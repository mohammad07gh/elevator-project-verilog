==> flow/design.v <==
`timescale 1ns / 1ps
module proj01(
    input wire clk,
    input wire reset,
    input wire [15:0] floor_request,
    input wire [15:0] elevator1_buttons_up,
    input wire [15:0] elevator1_buttons_down,
    input wire [15:0] elevator2_buttons_up,
    input wire [15:0] elevator2_buttons_down,
    output wire [2:0] elevator1_position, 
    output wire [2:0] elevator2_position,
    output wire [2:0] elevator1_display,
    output wire [2:0] elevator2_display
);
    reg [2:0] state1; 
    reg [2:0] state2;
    reg [15:0] elevator1_target_floor;
    reg [15:0] elevator1_current_floor;
    reg [15:0] elevator2_target_floor;
    reg [15:0] elevator2_current_floor;
	 integer z;
	 reg clk_out;
	 integer z2;
	 reg clk_out2;
	 integer z3;
	 reg clk_out3;
	 always@(negedge clk) 
		begin
		if(reset==1)
		begin
		z<=0;
		clk_out<=0;
		end
		else 
		begin
		if(z==500000)
		begin
		clk_out <= ~clk_out;
		z<=0;
		end
		else 
		z <= z+1;
		end
		end  
		always@(negedge clk) 
		begin
		if(reset==1)
		begin
		z2<=0;
		clk_out2<=0;
		end
		else 
		begin
		if(z2==200000)
		begin
		clk_out2 <= ~clk_out2;
		z2<=0;
		end
		else 
		z2 <= z2+1;
		end
		end  
		always@(negedge clk) 
		begin
		if(reset==1)
		begin
		z3<=0;
		clk_out3<=0;
		end
		else 
		begin
		if(z3==300000)
		begin
		clk_out3 <= ~clk_out3;
		z3<=0;
		end
		else 
		z3 <= z3+1;
		end
		end  
    always @(posedge clk or posedge reset) begin  
        if (reset) begin
            state1 <= 3'b000;
            state2 <= 3'b000;
            elevator1_target_floor <= 16'b0;
            elevator1_current_floor <= 16'b0000000000000000;
            elevator2_target_floor <= 16'b0;
            elevator2_current_floor <= 16'b0000000000000001;
        end else begin
        if (elevator1_buttons_up) begin  
            case (state1)
                0: begin
                    if ((elevator1_buttons_up % 2 == 0) && (clk_out)) begin
                        elevator1_target_floor <= elevator1_buttons_up;
                        if (elevator1_current_floor < elevator1_target_floor)
                            elevator1_current_floor <= elevator1_current_floor + 2;
                        state1 <= 1;
								if (elevator1_buttons_up == elevator1_current_floor)
                        state1 <= 0;
                    end
                end
                1: begin
                    if ((elevator1_buttons_up) % 2 == 0 && (clk_out2)) begin
                        elevator1_target_floor <= elevator1_buttons_up;
                        if (elevator1_current_floor < elevator1_target_floor)
                            elevator1_current_floor <= elevator1_current_floor + 2;
                        else
                            state1 <= 2;
                    end
                end
                2: begin
                    if ((elevator1_buttons_up % 2 == 0) && (clk_out2)) begin
                        elevator1_target_floor <= elevator1_buttons_up;
                        if (elevator1_current_floor > elevator1_target_floor)
                            elevator1_current_floor <= elevator1_current_floor - 2;
                        else
                            state1 <= 0;
                    end
                end
            endcase
        end
        if (elevator1_buttons_down) begin  
            case (state1)
                0: begin
                    if ((elevator1_buttons_down % 2 == 0) && (clk_out)) begin
                        elevator1_target_floor <= elevator1_buttons_down;
                        if (elevator1_current_floor < elevator1_target_floor)
                            elevator1_current_floor <= elevator1_current_floor + 2;
                        state1 <= 1;
								if (elevator1_buttons_down == elevator1_current_floor)
                        state1 <= 0;
                    end
                end
                1: begin
                    if ((elevator1_buttons_down) % 2 == 0 && (clk_out2)) begin
                        elevator1_target_floor <= elevator1_buttons_down;
                        if (elevator1_current_floor < elevator1_target_floor)
                            elevator1_current_floor <= elevator1_current_floor + 2;
                        else
                            state1 <= 2;
                    end
                end
                2: begin
                    if ((elevator1_buttons_down % 2 == 0) && (clk_out2)) begin
                        elevator1_target_floor <= elevator1_buttons_down;
                        if (elevator1_current_floor > elevator1_target_floor)
                            elevator1_current_floor <= elevator1_current_floor - 2;
                        else
                            state1 <= 0;
                    end
                end
            endcase
        end
        if (elevator2_buttons_down) begin  
            case (state2)
                0: begin
                    if ((elevator2_buttons_down % 2 != 0) && (clk_out)) begin
                        elevator2_target_floor <= elevator2_buttons_down;
                        if (elevator2_current_floor < elevator2_target_floor)
                            elevator2_current_floor <= elevator2_current_floor + 2;
                        state2 <= 1;
								if (elevator2_buttons_down == elevator2_current_floor)
                        state2 <= 0;
                    end
                end
                1: begin
                    if ((elevator2_buttons_down % 2 != 0) && (clk_out3)) begin
                        elevator2_target_floor <= elevator2_buttons_down;
                        if (elevator2_current_floor < elevator2_target_floor)
                            elevator2_current_floor <= elevator2_current_floor + 2;
                        else
                            state2 <= 2;
                    end
                end
                2: begin
                    if ((elevator2_buttons_down % 2 != 0) && (clk_out3)) begin
                        if (elevator2_current_floor > elevator2_target_floor)
                            elevator2_current_floor <= elevator2_current_floor - 2;
                        else
                            state2 <= 0;
                    end
                end
            endcase
        end
        if (elevator2_buttons_up) begin  
            case (state2)
                0: begin
                    if ((elevator2_buttons_up % 2 != 0) && (clk_out)) begin
                        elevator2_target_floor <= elevator2_buttons_up;
                        if (elevator2_current_floor < elevator2_target_floor)
                            elevator2_current_floor <= elevator2_current_floor + 2;
                        state2 <= 1;
								if (elevator2_buttons_up == elevator2_current_floor)
                        state2 <= 0;
                    end
                end
                1: begin
                    if ((elevator2_buttons_up % 2 != 0) && (clk_out3)) begin
                        elevator2_target_floor <= elevator2_buttons_up;
                        if (elevator2_current_floor < elevator2_target_floor)
                            elevator2_current_floor <= elevator2_current_floor + 2;
                        else
                            state2 <= 2;
                    end
                end
                2: begin
                    if ((elevator2_buttons_up % 2 != 0) && (clk_out3)) begin
                        if (elevator2_current_floor > elevator2_target_floor)
                            elevator2_current_floor <= elevator2_current_floor - 2;
                        else
                            state2 <= 0;
                    end
                end
            endcase
        end
        if (floor_request) begin  
            case (state1)
                0: begin
                    if ((floor_request % 2 == 0) && (clk_out)) begin
                        elevator1_target_floor <= floor_request;
                        if (elevator1_current_floor < elevator1_target_floor)
                            elevator1_current_floor <= elevator1_current_floor + 2;
                        state1 <= 1;
								if (floor_request == elevator1_current_floor)
                        state1 <= 0;
                    end
                end
                1: begin
                    if ((floor_request) % 2 == 0 && (clk_out2)) begin
                        elevator1_target_floor <= floor_request;
                        if (elevator1_current_floor < elevator1_target_floor)
                            elevator1_current_floor <= elevator1_current_floor + 2;
                        else
                            state1 <= 2;
                    end
                end
                2: begin
                    if ((floor_request % 2 == 0) && (clk_out2)) begin
                        elevator1_target_floor <= floor_request;
                        if (elevator1_current_floor > elevator1_target_floor)
                            elevator1_current_floor <= elevator1_current_floor - 2;
                        else
                            state1 <= 0;
                    end
                end
            endcase
            case (state2)
                0: begin
                    if ((floor_request % 2 != 0) && (clk_out)) begin
                        elevator2_target_floor <= floor_request;
                        if (elevator2_current_floor < elevator2_target_floor)
                            elevator2_current_floor <= elevator2_current_floor + 2;
                        state2 <= 1;
								if (floor_request == elevator2_current_floor)
                        state2 <= 0;
                    end
                end
                1: begin
                    if ((floor_request % 2 != 0) && (clk_out3)) begin
                        elevator2_target_floor <= floor_request;
                        if (elevator2_current_floor < elevator2_target_floor)
                            elevator2_current_floor <= elevator2_current_floor + 2;
                        else
                            state2 <= 2;
                    end
                end
                2: begin
                    if ((floor_request % 2 != 0) && (clk_out3)) begin
                        if (elevator2_current_floor > elevator2_target_floor)
                            elevator2_current_floor <= elevator2_current_floor - 2;
                        else
                            state2 <= 0;
                    end
                end
            endcase
        end
        end
    end
	 assign {g2, f2, e2, d2, c2, b2, a2, g, f, e, d, c, b, a} =
        (floor_request == 0) ? 14'b00000010000001 :
        (floor_request == 1) ? 14'b00000011001111 :
        (floor_request == 2) ? 14'b00000010010010 :
        (floor_request == 3) ? 14'b00000010000110 :
        (floor_request == 4) ? 14'b00000011001100 :
        (floor_request == 5) ? 14'b00000010100100 :
        (floor_request == 6) ? 14'b00000010100000 :
        (floor_request == 7) ? 14'b00000010001111 :
        (floor_request == 8) ? 14'b00000010000000 :
        (floor_request == 9) ? 14'b00000010000100 :
        (floor_request == 10) ? 14'b10011110000001 :
        (floor_request == 11) ? 14'b10011111001111 :
        (floor_request == 12) ? 14'b10011110010010 :
        (floor_request == 13) ? 14'b10011110000110 :
        (floor_request == 14) ? 14'b10011111001100 :
        (floor_request == 15) ? 14'b10011110100100 :
        14'b111111111111111;
    assign elevator1_position = state1;
    assign elevator2_position = state2;
endmodule
# Tool chain data of proj01
# What the tools print for proj01, step after step.
# Lines are those of the file above, counted from 1.
# Cell names lack the library's common part.
# Not given: -
# design
design	proj01
clock_port	clk
lib	sky130hd
pvt_corner	tt_025C_1v80

# After elaboration
# Counts by Yosys on the flattened word-level netlist (proc, flatten, opt, wreduce; memories kept). Register bits leave out memories and registers merged into their read ports (data or address); mux counts leave out enables and synchronous resets folded into registers. Print and check cells are left out. Cells with the same type and inputs are merged into one.
# classes
n_addsub	7
compare	4
eq_ne	13
muxes	114
bitwise	3
reduce_logical	26
# ops
operator	n
16-bit 2-to-1 mux	54
16-bit case mux with 3-bit select	6
16-bit case mux with 2-bit select	6
3-bit 2-to-1 mux	36
16-bit equality test	6
32-bit by 2-bit adder with 32-bit output with constant B	3
32-bit zero test	3
16-bit nonzero test	5
32-bit by 20-bit equality test with 1-bit output with constant B	2
3-bit case mux with 3-bit select	6
16-bit > comparator	2
16-bit < comparator	2
16-bit by 2-bit adder with 16-bit output with constant B	2
16-bit by 2-bit subtractor with 16-bit output with constant B	2
32-bit by 19-bit equality test with 1-bit output with constant B	1
1-bit logical AND	12
2-bit OR reduction	4
3-bit by 1-bit equality test with 1-bit output with constant B	2
3-bit by 2-bit equality test with 1-bit output with constant B	2
3-bit zero test	2
1-bit 2-to-1 mux	6
1-bit NOT	3
# word_totals
reg_bits	169
input_bits	82
output_inout_bits	12
elab_cells	179

# Depth
# Depth = most cells in a row (Yosys ltp): at word level without a register or memory, in the mapped netlist without a sequential cell, where the memories' decode and read muxes count.
# logic_depth
depth_word	13
abc_area	0
mapped_depth	14
mapped_depth_nobuf	10

# Netlist
# The flow's flattened synthesis, as Yosys stat reports it; memories are mapped. The netlist is that of the ABC_AREA named above (0 if unset); the other value can give another one.
# Totals and module areas in this step are rounded.
# synth_totals
stdcells	2076
mapped_area_um2	15140
sequential_area_um2	3684
ffs	167
n_buf	152
# by_type
cell	n	area_total_um2
dfxtp_1	99	1.98E+03
dfrtp_1	68	1.7E+03
xor2_1	118	1.03E+03
xnor2_1	108	945.907
nor2_1	217	814.531
nand2_1	208	780.749
a21oi_1	150	750.72
o21ai_0	122	610.586
ha_1	40	500.48
clkbuf_1	113	424.157
nand3_1	77	385.37
nor4_1	61	381.616
nand4_1	52	325.312
nor3_1	54	270.259
inv_1	68	255.245
o221ai_1	25	218.96
mux2i_1	20	200.192
o22ai_1	32	200.192
# Other cell types: 74; their cells: 444.

Ticket comment

2 stored runs of proj01 in the flow (synthesis by Yosys, layout by OpenROAD, sky130hd cells), in arbitrary order. Constraints: input delay and output delay 20% of the set period each, output load 0.01 pF.
Results are given in rounded form.

Run 1, flow files:
==> flow/run.sh <==
#!/bin/bash
# the make line also repeats the synthesis and layout settings of config.mk as NAME=value (left out here)
make -C /OpenROAD-flow-scripts/flow DESIGN_CONFIG=/design/flow/config.mk WORK_HOME=/design/flow/orfs CLKGATE_MAP_FILE= finish
==> flow/config.mk <==
export PLATFORM = sky130hd
export DESIGN_NAME = proj01
export DESIGN_NICKNAME = proj01
export VERILOG_FILES = /design/flow/design.v
export SDC_FILE = /design/flow/constraint.sdc
export NUM_CORES = 4
export LEC_CHECK = 0
export CAP_MARGIN = 30
export CELL_PAD_IN_SITES_DETAIL_PLACEMENT = 2
export CORE_ASPECT_RATIO = 0.88
export CORE_MARGIN = 2
export CORE_UTILIZATION = 23
export CTS_CLUSTER_DIAMETER = 135
export GPL_ROUTABILITY_DRIVEN = 1
export HOLD_SLACK_MARGIN = 0.04
export PLACE_DENSITY_LB_ADDON = 0.17
export SETUP_SLACK_MARGIN = -0.44
export SLEW_MARGIN = 20
==> flow/constraint.sdc <==
create_clock -name core_clock -period 5.97 [get_ports {clk}]
set_input_delay 1.1940 -clock core_clock [delete_from_list [all_inputs] [get_ports {clk}]]
set_output_delay 1.1940 -clock core_clock [all_outputs]
set_load 0.01 [all_outputs]

==> results of run 1, as CSV <==
result,value
synth_chip_area_um2,15140
die_footprint_um2,67920
finish.stdcell_area_um2,18280
layout_utilization_pct,28.0
timing.setup.ws_ns,0.256
setupTns_ns,0.000
hold_worst_slack_ns,0.473

Run 2, flow files:
==> flow/run.sh <==
#!/bin/bash
# the make line also repeats the synthesis and layout settings of config.mk as NAME=value (left out here)
make -C /OpenROAD-flow-scripts/flow DESIGN_CONFIG=/design/flow/config.mk WORK_HOME=/design/flow/orfs CLKGATE_MAP_FILE= finish
==> flow/config.mk <==
export PLATFORM = sky130hd
export DESIGN_NAME = proj01
export DESIGN_NICKNAME = proj01
export VERILOG_FILES = /design/flow/design.v
export SDC_FILE = /design/flow/constraint.sdc
export NUM_CORES = 4
export LEC_CHECK = 0
export ABC_AREA = 0
export CAP_MARGIN = 20
export CORE_ASPECT_RATIO = 1.46
export CORE_MARGIN = 9
export CORE_UTILIZATION = 59
export GPL_ROUTABILITY_DRIVEN = 0
export PLACE_DENSITY = 0.83
export SETUP_SLACK_MARGIN = -0.0
export SLEW_MARGIN = 20
==> flow/constraint.sdc <==
create_clock -name core_clock -period 7.05 [get_ports {clk}]
set_input_delay 1.4100 -clock core_clock [delete_from_list [all_inputs] [get_ports {clk}]]
set_output_delay 1.4100 -clock core_clock [all_outputs]
set_load 0.01 [all_outputs]

==> results of run 2, as CSV <==
result,value
synth_chip_area_um2,15140
die_footprint_um2,31860
finish.stdcell_area_um2,17220
layout_utilization_pct,68.5
timing.setup.ws_ns,0.565
setupTns_ns,0.000
hold_worst_slack_ns,0.454
